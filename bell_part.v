==> flow/design.v <==
module N_bitcomparator#(
    parameter N = 4         
)(
    input   [15:0]    A,
    input   [15:0]    B,
    output  wire      equate
);
assign equate = (A[N:0] == B[N:0]);
endmodule
module bell_part(
    input rstn,
	input setHrKey,
    input setMinKey,
    input CtrlBell,
    input clk_1kHz,
    input clk_500Hz,
    input clk_1Hz,
	input     [3:0]     h_cntH,
    input     [3:0]     h_cntL,
    input     [3:0]     m_cntH,
	input     [3:0]     m_cntL,
    input     [3:0]     s_cntH,
    input     [3:0]     s_cntL,
    output    wire      alarm_clock,
    output    [7:0]     set_hr,
    output    [7:0]     set_min
);
supply1 Vdd;
wire HrH_EQU, HrL_EQU, MinH_EQU, MinL_EQU;
wire Time_EQU;
counter24  SU1(
    .clk(clk_1Hz),
    .enable(setHrKey),
    .rstn(Vdd),
    .cntH(set_hr[7:4]),
    .cntL(set_hr[3:0]),
);
counter60 SU2(
    .clk(clk_1Hz),
    .enable(setMinKey),
    .rstn(Vdd),
    .cntH(set_min[7:4]),
    .cntL(set_min[3:0])
);
N_bitcomparator C1(
    .equate(HrH_EQU),
    .A(set_hr[7:4]),
    .B(h_cntH)
);
N_bitcomparator C2(
    .equate(HrL_EQU),
    .A(set_hr[3:0]),
    .B(h_cntL)
);
N_bitcomparator C3(
    .equate(MinH_EQU),
    .A(set_min[7:4]),
    .B(m_cntH)
);
N_bitcomparator C4
(
    .equate(MinL_EQU),
    .A(set_min[3:0]),
    .B(m_cntL)
);
assign Time_EQU = (HrH_EQU && HrL_EQU && MinH_EQU && MinL_EQU);
assign alarm_clock = CtrlBell ? (Time_EQU && (((s_cntL[0]==1'b1) && clk_500Hz) || ((s_cntL[0] == 1'b0) && clk_1kHz))) : 1'b0;
endmodule 
module counter24(
    input clk,
    input rstn,
    input enable,
    output reg[3:0] cntH,
    output reg[3:0] cntL
);
always @(posedge clk or negedge rstn) begin
    if(~rstn)
        {cntH,cntL} <= 8'b0;
    else if(enable) begin
        if((cntH>2)||(cntL>9)||((cntH==2)&&(cntL>3)))
            {cntH,cntL} <= 8'b0;
        else if((cntH==2)&&(cntL==3))
            {cntH,cntL} <= 8'b0;
        else if((cntH==2)&&(cntL<3)) begin
            cntH <= cntH;
            cntL <= cntL + 1'b1;
        end
        else if(cntL==9) begin 
            cntH <= cntH + 1'b1;
            cntL <= 1'b0;
        end
        else begin
            cntH <= cntH;
            cntL <= cntL + 1'b1;
        end
    end
end
endmodule
module counter60(
    input clk,
    input rstn,
    input enable,
    output reg[3:0] cntH,
    output reg[3:0] cntL,
	output wire next_enable
);
always @(posedge clk or negedge rstn) begin
    if(~rstn)
        {cntH,cntL} <= 8'b0;
    else if(enable) begin
        if((cntH>6)||(cntL>9)) 
            {cntH, cntL} <= 8'b0;
        else if((cntH==5)&&(cntL==9))
            {cntH, cntL} <= 8'b0;
        else if(cntL==9) begin 
            cntH <= cntH + 1;
            cntL <= 1'b0;
        end
        else begin 
            cntH <= cntH;
            cntL <= cntL + 1'b1;
        end
    end
end
assign next_enable = (((cntH == 5) && (cntL == 9))? 1'b1 : 1'b0) & enable;
endmodule
## Reports on bell_part

What the tools print for bell_part, step after step.
Line numbers count from 1 in the design file above.
Not given: --

| set-up | value |
|---|---|
| top | bell_part |
| clock input | clk_1Hz |
| standard-cell library | sky130hd |
| corner | tt_025C_1v80 |

## Elaborated design

Counts by Yosys on the flattened word-level netlist (proc, flatten, opt, wreduce; memories kept). Register bits leave out memories and registers merged into their read ports (data or address). Print and check cells are left out.

| cells by class | value |
|---|---|
| shift operators | 0 |
| $add $sub $neg | 4 |
| divide/modulo/power cells | 0 |
| bitwise logic cells | 1 |
| reductions and logical operators | 21 |
| equal/unequal tests | 10 |
| multiplexer cells | 6 |
| magnitude comparators | 6 |
| multiply operators | 0 |

Operators by type and width:

| kind | number |
|---|---|
| 4-bit 2-to-1 mux | 5 |
| 4-bit by 1-bit adder with 4-bit output (second input constant) | 4 |
| 4-bit equality test | 4 |
| 1-bit logical AND | 10 |
| 4-bit by 2-bit greater-than comparator with 1-bit output (second input constant) | 2 |
| 4-bit by 2-bit equality test with 1-bit output (second input constant) | 2 |
| 4-bit greater-than comparator (second input constant) | 2 |
| 4-bit equality test (second input constant) | 2 |
| 3-bit nonzero test | 2 |
| 1-bit logical OR | 4 |
| 2-bit OR reduction | 2 |
| 4-bit by 2-bit < comparator with 1-bit output (second input constant) | 1 |
| 4-bit by 3-bit greater-than comparator with 1-bit output (second input constant) | 1 |
| 4-bit by 3-bit equality test with 1-bit output (second input constant) | 1 |
| 3-bit by 1-bit inequality test with 1-bit output (second input constant) | 1 |
| 3-bit AND reduction | 1 |
| 3-bit OR reduction | 1 |
| 2-bit AND reduction | 1 |
| 1-bit inverter | 1 |
| 1-bit 2-to-1 mux | 1 |

| storage and ports | value |
|---|---|
| bits in read-only memories | 0 |
| word width x clocked read ports | 0 |
| bits in latches | 0 |
| memory bits (writable) | 0 |
| register bits after elaboration | 16 |
| memories kept | 0 |
| input bits | 31 |
| output and inout bits | 17 |

## Logic depth

Depth = most cells in a row (Yosys ltp): at word level without a register or memory, in the mapped netlist without a sequential cell, where the memories' decode and read muxes count.

| logic depth | value |
|---|---|
| depth after elaboration | 6 |
| ABC_AREA | 0 |
| gate-level depth with buffers | 6 |
| depth with buffers taken out | 6 |

## Synthesis result

Source: synth_stat.txt of the flow (Yosys; design flattened, memories mapped). It holds for the ABC_AREA given above (unset counts as 0); a run with the other value may have another netlist.
The area totals of this step are shown rounded.

| mapped netlist | value |
|---|---|
| mapped flip-flops | 16 |
| mapped area | 1109 um^2 |
| cells in the netlist | 104 |
| buffers | 0 |

Cell types:

| cell | number | total area (um^2) |
|---|---|---|
| sky130_fd_sc_hd__edfxtp_1 | 16 | 480.461 |
| sky130_fd_sc_hd__xor2_1 | 16 | 140.134 |
| sky130_fd_sc_hd__ha_1 | 11 | 137.632 |
| sky130_fd_sc_hd__nor2_1 | 17 | 63.811 |
| sky130_fd_sc_hd__xnor2_1 | 6 | 52.55 |
| sky130_fd_sc_hd__inv_1 | 9 | 33.782 |
| sky130_fd_sc_hd__nor4_2 | 2 | 25.024 |
| sky130_fd_sc_hd__and3_1 | 3 | 18.768 |
| sky130_fd_sc_hd__nand2_1 | 4 | 15.014 |
| sky130_fd_sc_hd__nor4b_2 | 1 | 15.014 |
| sky130_fd_sc_hd__o31ai_1 | 2 | 15.014 |
| sky130_fd_sc_hd__nand2b_1 | 2 | 12.512 |
| sky130_fd_sc_hd__nor4_1 | 2 | 12.512 |
| sky130_fd_sc_hd__and4b_1 | 1 | 10.01 |
| sky130_fd_sc_hd__nand3_1 | 2 | 10.01 |
| sky130_fd_sc_hd__o21ba_1 | 1 | 10.01 |
| sky130_fd_sc_hd__o2111ai_1 | 1 | 8.758 |
| sky130_fd_sc_hd__or3b_1 | 1 | 8.758 |

Not listed: further types 7, cells in them 7.
The figures by module come from a second, unflattened synthesis with its own total; it is not the netlist above.

| unflattened totals | value |
|---|---|
| cells (unflattened synthesis) | 139 |
| area total of the unflattened synthesis | 1295 um^2 |

Rows give one instance, submodules left out.

Modules:

| module | cells | instances | sequential area (um^2) | area (um^2) |
|---|---|---|---|---|
| counter60 | 54 | 1 | 200.2 | 525.5 |
| counter24 | 51 | 1 | 200.2 | 498.0 |
| N_bitcomparator | 7 | 4 | 0.0 | 58.8 |
| bell_part | 6 | 1 | 0.0 | 36.3 |

## Timing after synthesis

OpenSTA on the mapped netlist: ideal clock, no wires. The path of least setup slack (recovery checks aside). Input and output delay are each 20% of the period. Register names are those of the netlist, which keeps one name where synthesis merged equal registers.

| timing path post-synthesis | value |
|---|---|
| path kind | flip-flop to output port |
| from | reg SU2.cntL[2] |
| to | out alarm_clock |
| external output delay | 356 ps |
| data required time | 1424 ps |
| path delay | 1467 ps |
| buffers on the path | 0 |
| driving pins on the path | 5 |
| slack | -43 ps |
| arrival time | 1467 ps |
| period | 1780 ps |
| synthesis period reached | 1823 ps |

"path delay" = arrival - input delay + setup time.
At an output port there is no setup time.
"driving pins on the path": output pins that drive a net of the path, with the launching flip-flop's if there is one; two outputs of one cell count as two.
"synthesis period reached" is the clock period less the worst setup slack; recovery checks do not enter. This is arithmetic on one report: input and output delays are still those of the set period (20% each).
Between the ends stands the longest chain of elaborated cells between them, by number of cells; it is not shown to be the way that was timed. Of several equally long chains one is given.
A line is the first line of the expression or statement that the cell stems from. Yosys adds cells for indexed reads and writes and turns some case tables into memories.

| between the ends, post-synthesis | value |
|---|---|
| cells stage by stage | sky130_fd_sc_hd__edfxtp_1 -> sky130_fd_sc_hd__xor2_1 -> sky130_fd_sc_hd__nor4_2 -> sky130_fd_sc_hd__o2111ai_1 -> sky130_fd_sc_hd__nor4_2 |
| length of the longest elaborated chain | 4 |
| elaborated cells between the ends (all ways) | 4 |

RTL lines, path post-synthesis:

| item | line | text |
|---|---|---|
| from (decl) | 104 | `output reg[3:0] cntL,` |
| from (assign) | 117 | `cntL <= 1'b0;` |
| from (assign) | 121 | `cntL <= cntL + 1'b1;` |
| 4-bit equality test | 8 | `assign equate = (A[N:0] == B[N:0]);` |
| 1-bit logical AND | 66 | `assign Time_EQU = (HrH_EQU && HrL_EQU && MinH_EQU && MinL_EQU);` |
| 1-bit logical AND | 67 | `assign alarm_clock = CtrlBell ? (Time_EQU && (((s_cntL[0]==1'b1) && clk_500Hz) \|\| ((s_cntL[0] == 1'b0) && clk_ ...` |
| 1-bit 2-to-1 mux | 67 |  |
| to (decl) | 24 | `output    wire      alarm_clock,` |

## Timing after layout

Path of least setup slack in the final report of flow run 1 (OpenROAD, finished layout, wires in). Where an end is a register, its clock arrival counts in the times.
The report prints the path's times to 10 ps; the period is as set.

| timing path after layout | value |
|---|---|
| path kind | flip-flop to output port |
| from | reg SU2.cntL[2] |
| to | out alarm_clock |
| slack | 120 ps |
| external output delay | 470 ps |
| driving pins on the path | 6 |
| buffers on the path | 1 |
| period | 2370 ps |
| data required time | 1900 ps |
| arrival time | 1780 ps |

Between the ends stands the longest chain of elaborated cells between them, by number of cells; it is not shown to be the way that was timed. Of several equally long chains one is given.

| between the ends, after layout | value |
|---|---|
| cells stage by stage | sky130_fd_sc_hd__edfxtp_1 -> sky130_fd_sc_hd__xor2_1 -> sky130_fd_sc_hd__nor4_2 -> sky130_fd_sc_hd__o2111ai_2 -> sky130_fd_sc_hd__nor4_2 -> sky130_fd_sc_hd__buf_2 |
| length of the longest elaborated chain | 4 |
| elaborated cells between the ends (all ways) | 4 |

RTL lines, path after layout:

| item | line | text |
|---|---|---|
| from (decl) | 104 | `output reg[3:0] cntL,` |
| from (assign) | 117 | `cntL <= 1'b0;` |
| from (assign) | 121 | `cntL <= cntL + 1'b1;` |
| 4-bit equality test | 8 | `assign equate = (A[N:0] == B[N:0]);` |
| 1-bit logical AND | 66 | `assign Time_EQU = (HrH_EQU && HrL_EQU && MinH_EQU && MinL_EQU);` |
| 1-bit logical AND | 67 | `assign alarm_clock = CtrlBell ? (Time_EQU && (((s_cntL[0]==1'b1) && clk_500Hz) \|\| ((s_cntL[0] == 1'b0) && clk_ ...` |
| 1-bit 2-to-1 mux | 67 |  |
| to (decl) | 24 | `output    wire      alarm_clock,` |

Measured data: module bell_part, platform sky130hd, 2 stored runs of the flow under differing settings, order arbitrary. Input and output delays are each 20% of the period that was set; the output load is 0.01 pF.
"clock period achieved" = clock period - worst setup slack. The figure is calculated, with input and output delays left at 20% of the set period.
By "allowed time less slack (worst setup path)" is meant the share of the clock period that the worst setup path is allowed (20% is reserved at inputs, 20% at outputs), minus its slack. Clock arrival times at its registers enter into it.
"overall power": no workload was simulated; the value follows from the tool's default switching activity.
"allowed time less slack (worst setup path)" is given in steps of 10 ps.
Results are given in rounded form.

#### Flow run 1

| setting | value |
|---|---|
| period_ns | `2.37` |
| CAP_MARGIN | `20` |
| CORE_MARGIN | `2` |
| CORE_UTILIZATION | `40` |
| SLEW_MARGIN | `20` |

| result | value |
|---|---|
| die area | 3209 um^2 |
| sum of negative setup slack | 0 ps |
| standard-cell area of the final layout | 1663 um^2 |
| allowed time less slack (worst setup path) | 1780 ps |
| worst setup path type | flip-flop to output port |
| clock period achieved | 2252 ps |
| utilization | 61.9% |
| synthesis area | 1109 um^2 |
| lowest hold slack | 677 ps |
| overall power | 0.7312 mW |
| worst setup slack after layout | 118 ps |

#### Flow run 2

| setting | value |
|---|---|
| period_ns | `2.67` |
| CORE_UTILIZATION | `66` |
| SETUP_SLACK_MARGIN | `0.57` |
| PLACE_DENSITY_LB_ADDON | `0.29` |
| CELL_PAD_IN_SITES_GLOBAL_PLACEMENT | `1` |
| TNS_END_PERCENT | `65` |
| CTS_CLUSTER_SIZE | `64` |
| CTS_CLUSTER_DIAMETER | `155` |
| SLEW_MARGIN | `15` |
| MAX_ROUTING_LAYER | `met5` |
| CAP_MARGIN | `20` |
| CORE_MARGIN | `2` |

Not finished: placement ended with error FLW-0024.
